==> flow/design.v <==
module EightbitRegister(
	input wire [7:0] D,
	input wire clock, 
	input wire En,
	output reg [7:0] Q
);
	always @(posedge clock) begin
		if (En) begin
			Q <= D;
		end
	end
endmodule
module RegisterFile(
	input wire clk,
	input [2:0] read_addr0,
	input [2:0] read_addr1,
	input wire [2:0] write_addr,
	input wire [7:0] write_data,
	input wire write_enable,
	output reg [7:0] read_data0,
	output reg [7:0] read_data1
);
	reg [7:0] registerIn;
  	EightbitRegister regs0 (
    	.D(write_data),
    	.clock(clk),
    	.En(write_enable),
    	.Q(registerIn[0])
  	);
	EightbitRegister regs1 (
    	.D(write_data),
    	.clock(clk),
    	.En(write_enable),
    	.Q(registerIn[1])
  	);
	EightbitRegister regs2 (
    	.D(write_data),
    	.clock(clk),
    	.En(write_enable),
    	.Q(registerIn[2])
  	);
	EightbitRegister regs3 (
    	.D(write_data),
    	.clock(clk),
    	.En(write_enable),
    	.Q(registerIn[3])
  	);
	EightbitRegister regs4 (
    	.D(write_data),
    	.clock(clk),
    	.En(write_enable),
    	.Q(registerIn[4])
  	);
	EightbitRegister regs5 (
    	.D(write_data),
    	.clock(clk),
    	.En(write_enable),
    	.Q(registerIn[5])
  	); 
	EightbitRegister regs6 (
    	.D(write_data),
    	.clock(clk),
    	.En(write_enable),
    	.Q(registerIn[6])
  	);
	EightbitRegister regs7 (
    	.D(write_data),
    	.clock(clk),
    	.En(write_enable),
    	.Q(registerIn[7] )
  	);
reg write_signal;  
always @(*) begin
    write_signal = write_enable;  
    if (write_enable) begin
        case (write_addr)
            3'b000: write_signal = 1'b1;  
            3'b001: write_signal = 1'b1;
            3'b010: write_signal = 1'b1;
            3'b011: write_signal = 1'b1;
            3'b100: write_signal = 1'b1;
            3'b101: write_signal = 1'b1;
            3'b110: write_signal = 1'b1;
            3'b111: write_signal = 1'b1;
            default: write_signal = 1'b0;  
        endcase
    end
end
always @(*) begin
    case (read_addr0)
        0: read_data0 = (write_signal && (write_addr == 3'b000)) ? write_data : registerIn[0];
        1: read_data0 = (write_signal && (write_addr == 3'b001)) ? write_data : registerIn[1];
        2: read_data0 = (write_signal && (write_addr == 3'b010)) ? write_data : registerIn[2];
        3: read_data0 = (write_signal && (write_addr == 3'b011)) ? write_data : registerIn[3];
        4: read_data0 = (write_signal && (write_addr == 3'b100)) ? write_data : registerIn[4];
        5: read_data0 = (write_signal && (write_addr == 3'b101)) ? write_data : registerIn[5];
        6: read_data0 = (write_signal && (write_addr == 3'b110)) ? write_data : registerIn[6];
        7: read_data0 = (write_signal && (write_addr == 3'b111)) ? write_data : registerIn[7];
        default: read_data0 = 8'bxxxxxxxx; 
    endcase
end
always @(*) begin
    case (read_addr1)
        0: read_data1 = (write_signal && (write_addr == 3'b000)) ? write_data : registerIn[0];
        1: read_data1 = (write_signal && (write_addr == 3'b001)) ? write_data : registerIn[1];
        2: read_data1 = (write_signal && (write_addr == 3'b010)) ? write_data : registerIn[2];
        3: read_data1 = (write_signal && (write_addr == 3'b011)) ? write_data : registerIn[3];
        4: read_data1 = (write_signal && (write_addr == 3'b100)) ? write_data : registerIn[4];
        5: read_data1 = (write_signal && (write_addr == 3'b101)) ? write_data : registerIn[5];
        6: read_data1 = (write_signal && (write_addr == 3'b110)) ? write_data : registerIn[6];
        7: read_data1 = (write_signal && (write_addr == 3'b111)) ? write_data : registerIn[7];
        default: read_data1 = 8'bxxxxxxxx; 
    endcase
end
endmodule
Tool chain data of RegisterFile
Tool output for the design above, in the order of the flow.
Line numbers count from 1 in the design file above.
Operators: Yosys type, input widths -> output width; for muxes data width and select width s.
Library cell names are shortened.
Not given: n/a
Set-up
  top: RegisterFile
  clock: clk
  standard-cell library: sky130hd
  library corner: tt_025C_1v80

Word-level counts
Yosys after proc, flatten, opt, wreduce and memory -nomap, before mapping. Enables and synchronous resets that opt folds into registers are not counted as muxes. Memory bits, and registers merged into a memory's read port (data or address), are not among the register bits. Print and check cells are not counted. Equal cells are merged and count once.
Storage and ports
  flip-flop bits (word level): 1
  input bits: 19
  output and inout bits: 16
  cells after elaboration: 44
Cells by class
  eq/ne operators: 21
  muxes and demuxes: 11
  reduce/logical cells: 11
Operator list (count)
  $pmux 8 s8: 2
  $mux 8: 8
  $eq 3x3->1 const B: 12
  $eq 3x2->1 const B: 6
  $eq 3x1->1 const B: 3
  $logic_not 3->1: 3
  $logic_and 1x1->1: 8
  $mux 1: 1

Logic depth
Longest topological path by Yosys (ltp), each cell counted once; first at word level (registers and memories cut), then after technology mapping (sequential cells cut; the memories' decode and read muxes count).
Depth
  depth in word-level cells: 4
  ABC_AREA: 0
  mapped depth: 5
  mapped depth without buffers: 4

Netlist
Source: synth_stat.txt of the flow (Yosys; design flattened, memories mapped). It holds for the ABC_AREA given above (unset counts as 0); a run with the other value may have another netlist.
The area totals of this step are shown rounded.
Cell types
  and2_1: count 13, area in all 81.328 um2
  xor2_1: count 4, area in all 35.034 um2
  buf_6: count 3, area in all 33.782 um2
  edfxtp_1: count 1, area in all 30.029 um2
  mux2i_1: count 2, area in all 20.019 um2
  nor3_2: count 2, area in all 20.019 um2
  nor2_1: count 5, area in all 18.768 um2
  nand4b_1: count 2, area in all 17.517 um2
  xnor2_1: count 2, area in all 17.517 um2
  xor2_2: count 1, area in all 16.266 um2
  a21oi_1: count 3, area in all 15.014 um2
  a221oi_2: count 1, area in all 15.014 um2
  buf_4: count 2, area in all 15.014 um2
  nand2_1: count 4, area in all 15.014 um2
  nor4b_2: count 1, area in all 15.014 um2
  nand2b_1: count 2, area in all 12.512 um2
  nand4_1: count 2, area in all 12.512 um2
  nand4bb_1: count 1, area in all 11.261 um2
Not listed: further types 19, cells in them 23.
Mapped netlist
  mapped cells: 74
  cell area after synthesis: 561 um2
  sequential part of the area: 30.0 um2
  flip-flop cells: 1
  buffers: 7
The figures by module come from a second, unflattened synthesis with its own total; it is not the netlist above.
Unflattened totals
  cells (unflattened synthesis): 198
  area (unflattened synthesis): 2760 um2
Each row is one instance without its submodules.
Modules
  EightbitRegister: instances 8, cells 8, area 240 um2, sequential area 240 um2
  RegisterFile: instances 1, cells 134, area 840 um2, sequential area 0.0 um2

Path before layout
OpenSTA on the mapped netlist: ideal clock, no wires. The path of least setup slack (recovery checks aside). Input and output delay are each 20% of the period. Register names are those of the netlist, which keeps one name where synthesis merged equal registers.
Timing post-synthesis
  path type: input to output
  start point: input port read_addr0[0]
  end point: output port read_data0[0]
  clock period: 1.84 ns
  input delay: 0.368 ns
  output delay: 0.368 ns
  launch time at the first pin: 0.368 ns
  data arrival time: 1.339 ns
  data required time: 1.472 ns
  slack: 0.133 ns
  path delay: 0.971 ns
  driving pins on the path: 5
  path buffers: 1
  synthesis period reached: 1.707 ns
"path delay" is the arrival time less input delay plus setup time.
A path that ends at an output port has no setup time.
"driving pins on the path": output pins that drive a net of the path, with the launching flip-flop's if there is one; two outputs of one cell count as two.
"synthesis period reached" = period - worst setup slack (recovery checks aside). The figure is calculated, with input and output delays left at 20% of the set period.
The rows between start and end are the longest chain of elaborated cells between them; the timing report does not say that the signal goes this way. Where chains are equally long, one stands for them.
A line is the first line of the expression or statement that the cell stems from. Yosys adds cells for indexed reads and writes and turns some case tables into memories.
On the way, post-synthesis
  cell sequence: buf_6 or2_4 a221oi_2 a311o_1 a2bb2oi_1
  length of the longest elaborated chain: 2
  elaborated cells on any way between the ends: 9
  source lines of those cells: 1
  classes of those cells: 7 x eq/ne; 1 x mux; 1 x reduce/logical
Ends and longest elaborated chain, post-synthesis
  start, declared: RTL line 15  | input [2:0] read_addr0,
  $eq 3x3->1: RTL line 90  | case (read_addr0)
  $pmux 8 s8: RTL line 90
  end, declared: RTL line 20  | output reg [7:0] read_data0,

Add stored flow runs of RegisterFile

Stored flow runs of RegisterFile (2 of them; Yosys, OpenROAD, sky130hd). They differ in their settings and are not a sequence. Constraints: input delay and output delay 20% of the set period each, output load 0.01 pF.

==> run A: settings <==
{ "period_ns": 1.2, "CORE_UTILIZATION": 42, "SETUP_SLACK_MARGIN": -0.1, "CORE_ASPECT_RATIO": 0.73, "CELL_PAD_IN_SITES_DETAIL_PLACEMENT": 0, "TNS_END_PERCENT": 90, "CTS_CLUSTER_SIZE": 70, "CAP_MARGIN": 20, "CORE_MARGIN": 2, "SLEW_MARGIN": 20 }
==> run A: results <==
no final report: routing broke off with DPL-0038

==> run B: settings <==
{ "period_ns": 2.26, "CORE_UTILIZATION": 68, "SETUP_SLACK_MARGIN": 0.2, "PLACE_DENSITY_LB_ADDON": 0.11, "HOLD_SLACK_MARGIN": -0.08, "CORE_ASPECT_RATIO": 1.46, "CORE_MARGIN": 4, "CELL_PAD_IN_SITES_DETAIL_PLACEMENT": 1, "GPL_TIMING_DRIVEN": 0, "GPL_ROUTABILITY_DRIVEN": 0, "CTS_CLUSTER_SIZE": 87, "CAP_MARGIN": 30, "SLEW_MARGIN": 20 }
==> run B: results <==
no final report: floorplanning broke off with PDN-0185
